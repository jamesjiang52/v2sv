==> flow/design.v <==
module divider_controlpath(
    input clk,
    input reset,
    input go,
    input [8:0] q,
    input [4:0] divisor,
    output reg loadd,
    output reg loadq0,
    output reg q0,
    output reg shift,
    output reg add_sub
);
    reg [4:0] current_state, next_state;
    reg [2:0] count;
    localparam LOAD           = 5'd0,
               LOAD_WAIT      = 3'd1,
               SHIFT_LEFT_1   = 5'd2,
               SUBTRACT_1     = 5'd3,
               SET_Q_1_1      = 5'd4,
               ADD_1          = 5'd5,
               SET_Q_0_1      = 5'd6,
               SHIFT_LEFT_2   = 5'd7,
               SUBTRACT_2     = 5'd8,
               SET_Q_1_2      = 5'd9,
               ADD_2          = 5'd10,
               SET_Q_0_2      = 5'd11,
               SHIFT_LEFT_3   = 5'd12,
               SUBTRACT_3     = 5'd13,
               SET_Q_1_3      = 5'd14,
               ADD_3          = 5'd15,
               SET_Q_0_3      = 5'd16,
               SHIFT_LEFT_4   = 5'd17,
               SUBTRACT_4     = 5'd18,
               SET_Q_1_4      = 5'd19,
               ADD_4          = 5'd20,
               SET_Q_0_4      = 5'd21;
    initial
    begin
        count = 2'b00;
    end
    always @*
    begin: state_table
        case (current_state)
            LOAD: next_state = go ? LOAD_WAIT : LOAD;
            LOAD_WAIT: next_state = go ? LOAD_WAIT : SHIFT_LEFT_1;
            SHIFT_LEFT_1: next_state = SUBTRACT_1;
            SUBTRACT_1: next_state = (divisor > q[8:4]) ? ADD_1 : SET_Q_1_1;
            SET_Q_1_1: next_state = SHIFT_LEFT_2;
            ADD_1: next_state = SET_Q_0_1;
            SET_Q_0_1: next_state = SHIFT_LEFT_2;
            SHIFT_LEFT_2: next_state = SUBTRACT_2;
            SUBTRACT_2: next_state = (divisor > q[8:4]) ? ADD_2 : SET_Q_1_2;
            SET_Q_1_2: next_state = SHIFT_LEFT_3;
            ADD_2: next_state = SET_Q_0_2;
            SET_Q_0_2: next_state = SHIFT_LEFT_3;
            SHIFT_LEFT_3: next_state = SUBTRACT_3;
            SUBTRACT_3: next_state = (divisor > q[8:4]) ? ADD_3 : SET_Q_1_3;
            SET_Q_1_3: next_state = SHIFT_LEFT_4;
            ADD_3: next_state = SET_Q_0_3;
            SET_Q_0_3: next_state = SHIFT_LEFT_4;
            SHIFT_LEFT_4: next_state = SUBTRACT_4;
            SUBTRACT_4: next_state = (divisor > q[8:4]) ? ADD_4 : SET_Q_1_4;
            SET_Q_1_4: next_state = LOAD;
            ADD_4: next_state = SET_Q_0_4;
            SET_Q_0_4: next_state = LOAD;
            default: next_state = LOAD;
        endcase
    end
    always @*
    begin: enable_signals
        loadd = 1'b0;
        loadq0 = 1'b0;
        q0 = 1'b0;
        shift = 1'b0;
        add_sub = 1'b0;
        case (current_state)
            LOAD: ;
            SHIFT_LEFT_1: shift = 1'b1;
            SUBTRACT_1: begin
                loadd = 1'b1;
                add_sub = 1'b1;
                end
            SET_Q_1_1: begin
                loadq0 = 1'b1;
                q0 = 1'b1;
                end
            ADD_1: begin
                loadd = 1'b1;
                add_sub = 1'b0;
                end
            SET_Q_0_1: begin
                loadq0 = 1'b1;
                q0 = 1'b0;
                end
            SHIFT_LEFT_2: shift = 1'b1;
            SUBTRACT_2: begin
                loadd = 1'b1;
                add_sub = 1'b1;
                end
            SET_Q_1_2: begin
                loadq0 = 1'b1;
                q0 = 1'b1;
                end
            ADD_2: begin
                loadd = 1'b1;
                add_sub = 1'b0;
                end
            SET_Q_0_2: begin
                loadq0 = 1'b1;
                q0 = 1'b0;
                end
            SHIFT_LEFT_3: shift = 1'b1;
            SUBTRACT_3: begin
                loadd = 1'b1;
                add_sub = 1'b1;
                end
            SET_Q_1_3: begin
                loadq0 = 1'b1;
                q0 = 1'b1;
                end
            ADD_3: begin
                loadd = 1'b1;
                add_sub = 1'b0;
                end
            SET_Q_0_3: begin
                loadq0 = 1'b1;
                q0 = 1'b0;
                end
            SHIFT_LEFT_4: shift = 1'b1;
            SUBTRACT_4: begin
                loadd = 1'b1;
                add_sub = 1'b1;
                end
            SET_Q_1_4: begin
                loadq0 = 1'b1;
                q0 = 1'b1;
                end
            ADD_4: begin
                loadd = 1'b1;
                add_sub = 1'b0;
                end
            SET_Q_0_4: begin
                loadq0 = 1'b1;
                q0 = 1'b0;
            end
        endcase
    end
    always @(posedge clk)
    begin
        if (reset)
        begin
            current_state <= LOAD;
        end
        else
            current_state <= next_state;
    end
endmodule
**Tool chain data of divider_controlpath**

What the tools print for divider_controlpath, step after step.
Line numbers count from 1 in the design file above.
The mark -- stands for no value.

- Top: divider_controlpath
- Clock port: clk
- Standard-cell library: sky130hd
- Timing corner: tt_025C_1v80

**After elaboration**

Source: Yosys, flattened and elaborated, memories not mapped. Widths are those after wreduce. Print and check cells do not count.
Memory sizes are those after Yosys's memory passes, which may raise the word count (mostly to a power of two), join words into wider ones and drop unused or constant bits.

- Word width x clocked read ports: 5
- Flip-flop bits (word level): 5
- Memories kept: 1
- Memory bits (read-only): 160
- Input bits: 17
- Cells after elaboration: 34

- $lt $le $gt $ge: 1
- Reduce/logical cells: 4
- Multiplexer cells: 8
- Eq/ne operators: 19

Memory list:

| name | words | width | rd ports | wr ports | line | text |
|---|---|---|---|---|---|---|
| (name not given) | 32 | 5 | 1 | 0 | 76 | `case (current_state)` |

Operators with widths:

| operator | count |
|---|---|
| 5-bit parallel mux with 17-bit select | 1 |
| 5-bit by 4-bit == test with 1-bit output (second input constant) | 8 |
| 5-bit by 3-bit == test with 1-bit output (second input constant) | 4 |
| 5-bit == test (second input constant) | 4 |
| 5-bit by 2-bit == test with 1-bit output (second input constant) | 2 |
| 2-bit OR reduction | 3 |
| 5-bit by 1-bit == test with 1-bit output (second input constant) | 1 |
| 5-bit greater-than comparator | 1 |
| 5-bit logical NOT | 1 |
| 5-bit two-way mux | 1 |
| 2-bit two-way mux | 2 |
| 3-bit two-way mux | 1 |
| 1-bit two-way mux | 3 |

**Longest topological paths**

Yosys ltp: most cells in a row. Word level: on the elaborated netlist, between registers, memories and ports. Mapped: between sequential cells and ports; inverters and the memories' decode and read muxes count.

- Depth in word-level cells: 4
- ABC_AREA: 0
- Gate-level depth with buffers: 13
- Depth with buffers taken out: 13

**Mapped cells and area**

Source: synth_stat.txt of the flow (Yosys; design flattened, memories mapped). It holds for the ABC_AREA given above (unset counts as 0); a run with the other value may have another netlist.

Cell types:

| cell type | count | area in all (µm²) |
|---|---|---|
| sky130_fd_sc_hd__dfxtp_1 | 10 | 200.192 |
| sky130_fd_sc_hd__ha_1 | 11 | 137.632 |
| sky130_fd_sc_hd__mux2i_1 | 7 | 70.067 |
| sky130_fd_sc_hd__inv_1 | 13 | 48.797 |
| sky130_fd_sc_hd__nor2_1 | 13 | 48.797 |
| sky130_fd_sc_hd__nand2_1 | 12 | 45.043 |
| sky130_fd_sc_hd__o21ai_0 | 8 | 40.038 |
| sky130_fd_sc_hd__o22ai_1 | 5 | 31.28 |
| sky130_fd_sc_hd__a21oi_1 | 6 | 30.029 |
| sky130_fd_sc_hd__buf_6 | 2 | 22.522 |
| sky130_fd_sc_hd__o211ai_1 | 3 | 22.522 |
| sky130_fd_sc_hd__nor4_4 | 1 | 21.27 |
| sky130_fd_sc_hd__a221o_1 | 2 | 20.019 |
| sky130_fd_sc_hd__nor2_8 | 1 | 20.019 |
| sky130_fd_sc_hd__o22ai_4 | 1 | 20.019 |
| sky130_fd_sc_hd__o211a_4 | 1 | 17.517 |
| sky130_fd_sc_hd__o31a_4 | 1 | 17.517 |
| sky130_fd_sc_hd__a21o_1 | 2 | 15.014 |

Other cell types: 26; their cells: 33.

- Chip area (Yosys): 1063.5 µm²
- Buffer cells: 7
- Standard cells after synthesis: 132
- Mapped flip-flops: 10

**Worst setup path after synthesis**

OpenSTA on the mapped netlist: ideal clock, no wires. The path of least setup slack (recovery checks aside). Input and output delay are each 20% of the period. Register names are those of the netlist, which keeps one name where synthesis merged equal registers.

- Path type: input to register
- From: in q[8]
- To: reg (no name shown)
- Clock period: 3.1 ns
- Path delay: 2.390 ns
- Setup time: 0.122 ns
- Path buffers: 0
- Path slack: 0.090 ns
- Input delay: 0.620 ns
- Stages: 13
- Arrival: 2.888 ns
- Synthesis period reached: 3.01 ns

"path delay" is the arrival time less input delay plus setup time.
"stages": output pins that drive a net of the path, with the launching flip-flop's if there is one; two outputs of one cell count as two.
"synthesis period reached" = period - worst setup slack (recovery checks aside). The figure is calculated, with input and output delays left at 20% of the set period.
The rows between start and end are the longest chain of elaborated cells between them; the timing report does not say that the signal goes this way. Where chains are equally long, one stands for them.
A line is the first line of the expression or statement that the cell stems from. Yosys adds cells for indexed reads and writes and turns some case tables into memories.

- Cell sequence: sky130_fd_sc_hd__inv_1 > sky130_fd_sc_hd__ha_1 > sky130_fd_sc_hd__a21oi_1 > sky130_fd_sc_hd__o21ai_0 > sky130_fd_sc_hd__o22ai_1 > sky130_fd_sc_hd__mux2i_1 > sky130_fd_sc_hd__nor2_1 > sky130_fd_sc_hd__inv_1 > sky130_fd_sc_hd__ha_1 > sky130_fd_sc_hd__a31oi_1 > sky130_fd_sc_hd__nor2_1 > sky130_fd_sc_hd__o21a_1 > sky130_fd_sc_hd__a221o_1
- Cells in the longest elaborated chain: 4

Ends and longest elaborated chain, after synthesis:

| item | line | text |
|---|---|---|
| from (decl) | 5 | `input [8:0] q,` |
| 5-bit greater-than comparator | 62 | `SUBTRACT_4: next_state = (divisor > q[8:4]) ? ADD_4 : SET_Q_1_4;` |
| 3-bit two-way mux | 62 |  |
| 5-bit parallel mux with 17-bit select | 43 | `case (current_state)` |
| 5-bit two-way mux | -- |  |

**Worst path after layout**

Path of least setup slack in the final report of flow run 1 (OpenROAD, finished layout, wires in). Where an end is a register, its clock arrival counts in the times.

- Path type: input to register
- From: in q[8]
- To: reg (no name shown)
- Arrival: 3.62 ns
- Stages: 13
- Path slack: 0.38 ns
- Path buffers: 1
- Setup time: 0.05 ns
- Clock period: 3.79 ns
- Input delay: 0.76 ns

The rows between start and end are the longest chain of elaborated cells between them; the timing report does not say that the signal goes this way. Where chains are equally long, one stands for them.

- Cell sequence: sky130_fd_sc_hd__clkdlybuf4s50_1 > sky130_fd_sc_hd__inv_1 > sky130_fd_sc_hd__ha_1 > sky130_fd_sc_hd__a21oi_1 > sky130_fd_sc_hd__o21ai_0 > sky130_fd_sc_hd__o22ai_1 > sky130_fd_sc_hd__mux2i_1 > sky130_fd_sc_hd__nand2_1 > sky130_fd_sc_hd__a21o_1 > sky130_fd_sc_hd__ha_1 > sky130_fd_sc_hd__or3_1 > sky130_fd_sc_hd__mux2i_1 > sky130_fd_sc_hd__a221o_1
- Cells in the longest elaborated chain: 4

Ends and longest elaborated chain, after layout:

| item | line | text |
|---|---|---|
| from (decl) | 5 | `input [8:0] q,` |
| 5-bit greater-than comparator | 62 | `SUBTRACT_4: next_state = (divisor > q[8:4]) ? ADD_4 : SET_Q_1_4;` |
| 3-bit two-way mux | 62 |  |
| 5-bit parallel mux with 17-bit select | 43 | `case (current_state)` |
| 5-bit two-way mux | -- |  |

FLOW RESULTS
============

Flow measurements of divider_controlpath on sky130hd: 2 stored runs with different settings, listed in no order. Input and output delays are each 20% of the period that was set; the output load is 0.01 pF.
By "reached clock period" is meant the clock period of the run minus its worst setup slack. This is arithmetic on one report: input and output delays are still those of the set period (20% each).
"allowed time less slack (worst setup path)" means the part of the period allowed to the worst setup path (the constraints hold back 20% at inputs and 20% at outputs) less its slack; where the path has registers, the arrival times of their clocks count too.
"power consumption": no workload was simulated; the value follows from the tool's default switching activity.

### Flow run 1

Settings: `period_ns=3.79`, `SETUP_SLACK_MARGIN=-0.04`, `CAP_MARGIN=20`, `CORE_MARGIN=2`, `CORE_UTILIZATION=40`, `SLEW_MARGIN=20`

- Netlist area reported by Yosys: 1063.5 µm²
- Die size: 3087.5 µm²
- Standard-cell area after layout: 1288.7 µm²
- Utilization: 51.6%
- Worst setup slack after layout: 0.383 ns
- Total negative slack on setup checks: 0.000 ns
- Lowest hold slack: 0.874 ns
- Power consumption: 0.0003822 W
- Reached clock period: 3.407 ns
- Allowed time less slack (worst setup path): 2.65 ns
- Critical path type: input to register

### Flow run 2

Settings: `period_ns=2.49`, `CORE_UTILIZATION=43`, `PLACE_DENSITY_LB_ADDON=0.26`, `CORE_MARGIN=4`, `CELL_PAD_IN_SITES_GLOBAL_PLACEMENT=3`, `CELL_PAD_IN_SITES_DETAIL_PLACEMENT=0`, `TNS_END_PERCENT=80`, `GPL_TIMING_DRIVEN=1`, `GPL_ROUTABILITY_DRIVEN=1`, `SLEW_MARGIN=30`, `MAX_ROUTING_LAYER=met5`, `CAP_MARGIN=20`

No results, placement failed with FLW-0024.
