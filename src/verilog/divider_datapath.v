==> flow/design.v <==
module divider_datapath(
    input clk,
    input reset,
    input go,
    input [3:0] dividend,
    input [4:0] divisor,
    input loadd,
    input loadq0,
    input q0,
    input shift,
    input add_sub,
    output reg [8:0] q
);
    reg [4:0] sum;
    always @*
        sum = add_sub ? q[8:4] - divisor : q[8:4] + divisor;
    always @(posedge clk)
    begin
        if (reset)
            q <= 9'b0;
        else if (go)
            q <= {5'b0, dividend};
        else if (loadq0)
            q[0] <= q0;
        else if (loadd)
            q[8:4] <= sum;
        else if (shift)
        begin
            q[8] <= q[7];
            q[7] <= q[6];
            q[6] <= q[5];
            q[5] <= q[4];
            q[4] <= q[3];
            q[3] <= q[2];
            q[2] <= q[1];
            q[1] <= q[0];
            q[0] <= 1'b0;
        end
    end
endmodule
* Tool chain data of divider_datapath
Tool output for the design above, in the order of the flow.
Lines are those of the file above, counted from 1.
Operators: Yosys type, input widths -> output width; for muxes data width and select width s.
Not given: -
- Top :: divider_datapath
- Clock :: clk
- Library :: sky130hd
- Corner :: tt_025C_1v80

* Elaborated design
Source: Yosys, flattened and elaborated, memories not mapped. Widths are those after wreduce. Registers that Yosys merges into a memory's read port (data or address) are not register bits. Print and check cells do not count. Equal cells are merged and count once.
- Bits in registers :: 9
- Bits of input ports :: 17
- Elaborated cells :: 49
- Add/subtract/negate cells :: 2
- Equal/unequal tests :: 3
- Muxes and demuxes :: 27
- Bitwise operators :: 1
- Reductions and logical operators :: 7
** Operator list (count)
- $mux 1 :: 26
- $add 5x5->5 :: 1
- $sub 5x5->5 :: 1
- $mux 5 :: 1
- $ne 2x2->1 const B :: 2
- $reduce_and 2->1 :: 2
- $reduce_bool 2->1 :: 2
- $ne 3x2->1 const B :: 1
- $reduce_and 3->1 :: 1
- $reduce_bool 3->1 :: 1
- $reduce_or 2->1 :: 1
- $not 1->1 :: 1

* Depth
Depth = most cells in a row (Yosys ltp): at word level without a register or memory, in the mapped netlist without a sequential cell, where the memories' decode and read muxes count.
- Word-level depth :: 4
- ABC_AREA :: 1
- Gate-level depth with buffers :: 12
- Mapped depth without buffers :: 12

* Mapped cells and area
Source: synth_stat.txt of the flow (Yosys; design flattened, memories mapped). It holds for the ABC_AREA given above (unset counts as 0); a run with the other value may have another netlist.
** Cells by type
- sky130_fd_sc_hd__dfxtp_1 :: count 9, total area 180.173 um2
- sky130_fd_sc_hd__nand2_1 :: count 25, total area 93.84 um2
- sky130_fd_sc_hd__inv_1 :: count 17, total area 63.811 um2
- sky130_fd_sc_hd__ha_1 :: count 5, total area 62.56 um2
- sky130_fd_sc_hd__a21oi_1 :: count 8, total area 40.038 um2
- sky130_fd_sc_hd__nor2_1 :: count 10, total area 37.536 um2
- sky130_fd_sc_hd__a211oi_1 :: count 4, total area 30.029 um2
- sky130_fd_sc_hd__nand3_1 :: count 6, total area 30.029 um2
- sky130_fd_sc_hd__fa_1 :: count 1, total area 20.019 um2
- sky130_fd_sc_hd__o21ai_0 :: count 4, total area 20.019 um2
- sky130_fd_sc_hd__a31oi_1 :: count 3, total area 18.768 um2
- sky130_fd_sc_hd__xnor2_1 :: count 2, total area 17.517 um2
- sky130_fd_sc_hd__a21oi_4 :: count 1, total area 16.266 um2
- sky130_fd_sc_hd__mux2_2 :: count 1, total area 11.261 um2
- sky130_fd_sc_hd__nor3_2 :: count 1, total area 10.01 um2
- sky130_fd_sc_hd__a311oi_1 :: count 1, total area 8.758 um2
- sky130_fd_sc_hd__xor2_1 :: count 1, total area 8.758 um2
- sky130_fd_sc_hd__inv_2 :: count 2, total area 7.507 um2
Not listed: further types 2, cells in them 2.
- Cells in the netlist :: 103
- Chip area (Yosys) :: 690.7 um2
- Area of sequential cells :: 180.2 um2
- Flip-flops :: 9

* Timing after synthesis
Source: OpenSTA report_checks on the synthesized netlist (no wires, ideal clock, input and output delay 20% of the period each), path of least setup slack; recovery checks are left aside. Register names are those of the netlist, which keeps one name where synthesis merged equal registers.
- Kind :: input to register
- Start point :: in divisor[0]
- End point :: reg q[8]
- Period :: 2.46 ns
- Input delay :: 0.492 ns
- Setup time :: 0.070 ns
- Time at the first pin :: 0.492 ns
- Arrival :: 1.900 ns
- Path slack :: 0.490 ns
- Path delay :: 1.478 ns
- Stages on the path :: 10
- Buffers on the path :: 0
- Synthesis period reached :: 1.97 ns
"path delay" = arrival - input delay + setup time.
"stages on the path": output pins that drive a net of the path, with the launching flip-flop's if there is one; two outputs of one cell count as two.
"synthesis period reached" = period - worst setup slack (recovery checks aside). The figure is calculated, with input and output delays left at 20% of the set period.
The rows between start and end are the longest chain of elaborated cells between them; the timing report does not say that the signal goes this way. Where chains are equally long, one stands for them.
Each line given opens the expression or statement behind the cell; cells for indexed reads and writes are added by Yosys, which also makes memories of some case tables.
At most two assigning lines are given for a register; there are more.
- Path through :: sky130_fd_sc_hd__inv_1 sky130_fd_sc_hd__ha_1 sky130_fd_sc_hd__inv_1 sky130_fd_sc_hd__o21ai_0 sky130_fd_sc_hd__fa_1 sky130_fd_sc_hd__o21ai_0 sky130_fd_sc_hd__nand3_1 sky130_fd_sc_hd__nand3_1 sky130_fd_sc_hd__nand2_1 sky130_fd_sc_hd__a21oi_1
- Cells in the longest elaborated chain :: 3
- Elaborated cells between the ends (all ways) :: 4
- Classes of those cells :: add/sub (2); mux (2)
** RTL lines, path after synthesis
- start: declaration :: line 6 : input [4:0] divisor,
- $add 5x5->5 :: line 16 : sum = add_sub ? q[8:4] - divisor : q[8:4] + divisor;
- $mux 5 :: line 16
- $mux 1 :: line 25 : else if (loadd)
- end: assignment :: line 22 : q <= {5'b0, dividend};
- end: assignment :: line 26 : q[8:4] <= sum;
- end: declaration :: line 12 : output reg [8:0] q

* Path in the finished layout
Path of least setup slack in the final report of entry A (OpenROAD, finished layout, wires in). Where an end is a register, its clock arrival counts in the times.
- Kind :: input to register
- Start point :: in divisor[0]
- End point :: reg q[8]
- Period :: 1.74 ns
- Input delay :: 0.35 ns
- Setup time :: 0.11 ns
- Time at the first pin :: 0.35 ns
- Arrival :: 1.71 ns
- Path slack :: 0.17 ns
- Stages on the path :: 13
- Buffers on the path :: 1
The rows between start and end are the longest chain of elaborated cells between them; the timing report does not say that the signal goes this way. Where chains are equally long, one stands for them.
At most two assigning lines are given for a register; there are more.
- Path through :: sky130_fd_sc_hd__buf_12 sky130_fd_sc_hd__inv_12 sky130_fd_sc_hd__ha_4 sky130_fd_sc_hd__xnor2_2 sky130_fd_sc_hd__o21ai_1 sky130_fd_sc_hd__ha_1 sky130_fd_sc_hd__nand2_1 sky130_fd_sc_hd__o21ai_2 sky130_fd_sc_hd__inv_1 sky130_fd_sc_hd__nand2_1 sky130_fd_sc_hd__nand3_1 sky130_fd_sc_hd__nand2_1 sky130_fd_sc_hd__a21oi_1
- Cells in the longest elaborated chain :: 3
- Elaborated cells between the ends (all ways) :: 4
- Classes of those cells :: add/sub (2); mux (2)
** RTL lines, path after layout
- start: declaration :: line 6 : input [4:0] divisor,
- $add 5x5->5 :: line 16 : sum = add_sub ? q[8:4] - divisor : q[8:4] + divisor;
- $mux 5 :: line 16
- $mux 1 :: line 25 : else if (loadd)
- end: assignment :: line 22 : q <= {5'b0, dividend};
- end: assignment :: line 26 : q[8:4] <= sum;
- end: declaration :: line 12 : output reg [8:0] q

--- measured runs ---
Flow measurements of divider_datapath on sky130hd: 2 stored runs with different settings, listed in no order. Input and output delays are each 20% of the period that was set; the output load is 0.01 pF.
"worst path time" = time allowed to the worst setup path (clock period - input delay - output delay, where it has them) - its slack; a late launch clock adds to it, a late capture clock takes from it.
By "total power of the final layout" is meant OpenSTA's value without simulated activity: inputs other than the clock are taken to toggle once in ten clock periods, and the tool carries that through the logic.

* Entry A
** Files
==> flow/run.sh <==
#!/bin/bash
# the make line also repeats the synthesis and layout settings of config.mk as NAME=value (left out here)
make -C /OpenROAD-flow-scripts/flow DESIGN_CONFIG=/design/flow/config.mk WORK_HOME=/design/flow/orfs CLKGATE_MAP_FILE= finish
==> flow/config.mk <==
export PLATFORM = sky130hd
export DESIGN_NAME = divider_datapath
export DESIGN_NICKNAME = divider_datapath
export VERILOG_FILES = /design/flow/design.v
export SDC_FILE = /design/flow/constraint.sdc
export NUM_CORES = 4
export LEC_CHECK = 0
export ABC_AREA = 1
export CAP_MARGIN = 20
export CORE_ASPECT_RATIO = 1.07
export CORE_MARGIN = 2
export CORE_UTILIZATION = 26
export CTS_CLUSTER_DIAMETER = 111
export CTS_CLUSTER_SIZE = 21
export GPL_ROUTABILITY_DRIVEN = 0
export PLACE_DENSITY = 0.55
export SETUP_SLACK_MARGIN = 0.31
export SLEW_MARGIN = 15
==> flow/constraint.sdc <==
create_clock -name core_clock -period 1.74 [get_ports {clk}]
set_input_delay 0.3480 -clock core_clock [delete_from_list [all_inputs] [get_ports {clk}]]
set_output_delay 0.3480 -clock core_clock [all_outputs]
set_load 0.01 [all_outputs]
** Results
- Die footprint :: 3085.0 um2
- Worst path time :: 1.23 ns
- Type of the worst setup path :: input to register
- Mapped cell area after synthesis :: 690.7 um2
- Utilization of the finished layout :: 47.2%
- Standard-cell area of the final layout :: 1199.9 um2
- Total negative slack :: 0.000 ns
- Setup slack of the critical path :: 0.167 ns
- Total power of the final layout :: 0.6389 mW

* Entry B
** Files
==> flow/run.sh <==
#!/bin/bash
# the make line also repeats the synthesis and layout settings of config.mk as NAME=value (left out here)
make -C /OpenROAD-flow-scripts/flow DESIGN_CONFIG=/design/flow/config.mk WORK_HOME=/design/flow/orfs CLKGATE_MAP_FILE= finish
==> flow/config.mk <==
export PLATFORM = sky130hd
export DESIGN_NAME = divider_datapath
export DESIGN_NICKNAME = divider_datapath
export VERILOG_FILES = /design/flow/design.v
export SDC_FILE = /design/flow/constraint.sdc
export NUM_CORES = 4
export LEC_CHECK = 0
export ABC_AREA = 0
export CAP_MARGIN = 20
export CELL_PAD_IN_SITES_GLOBAL_PLACEMENT = 2
export CORE_MARGIN = 2
export CORE_UTILIZATION = 60
export CTS_CLUSTER_SIZE = 33
export GPL_ROUTABILITY_DRIVEN = 1
export HOLD_SLACK_MARGIN = 0.02
export PLACE_DENSITY_LB_ADDON = 0.23
export SETUP_SLACK_MARGIN = 0.34
export SLEW_MARGIN = 20
export TNS_END_PERCENT = 60
==> flow/constraint.sdc <==
create_clock -name core_clock -period 2.11 [get_ports {clk}]
set_input_delay 0.4220 -clock core_clock [delete_from_list [all_inputs] [get_ports {clk}]]
set_output_delay 0.4220 -clock core_clock [all_outputs]
set_load 0.01 [all_outputs]
** Results
No results, placement failed with FLW-0024.
--- end ---
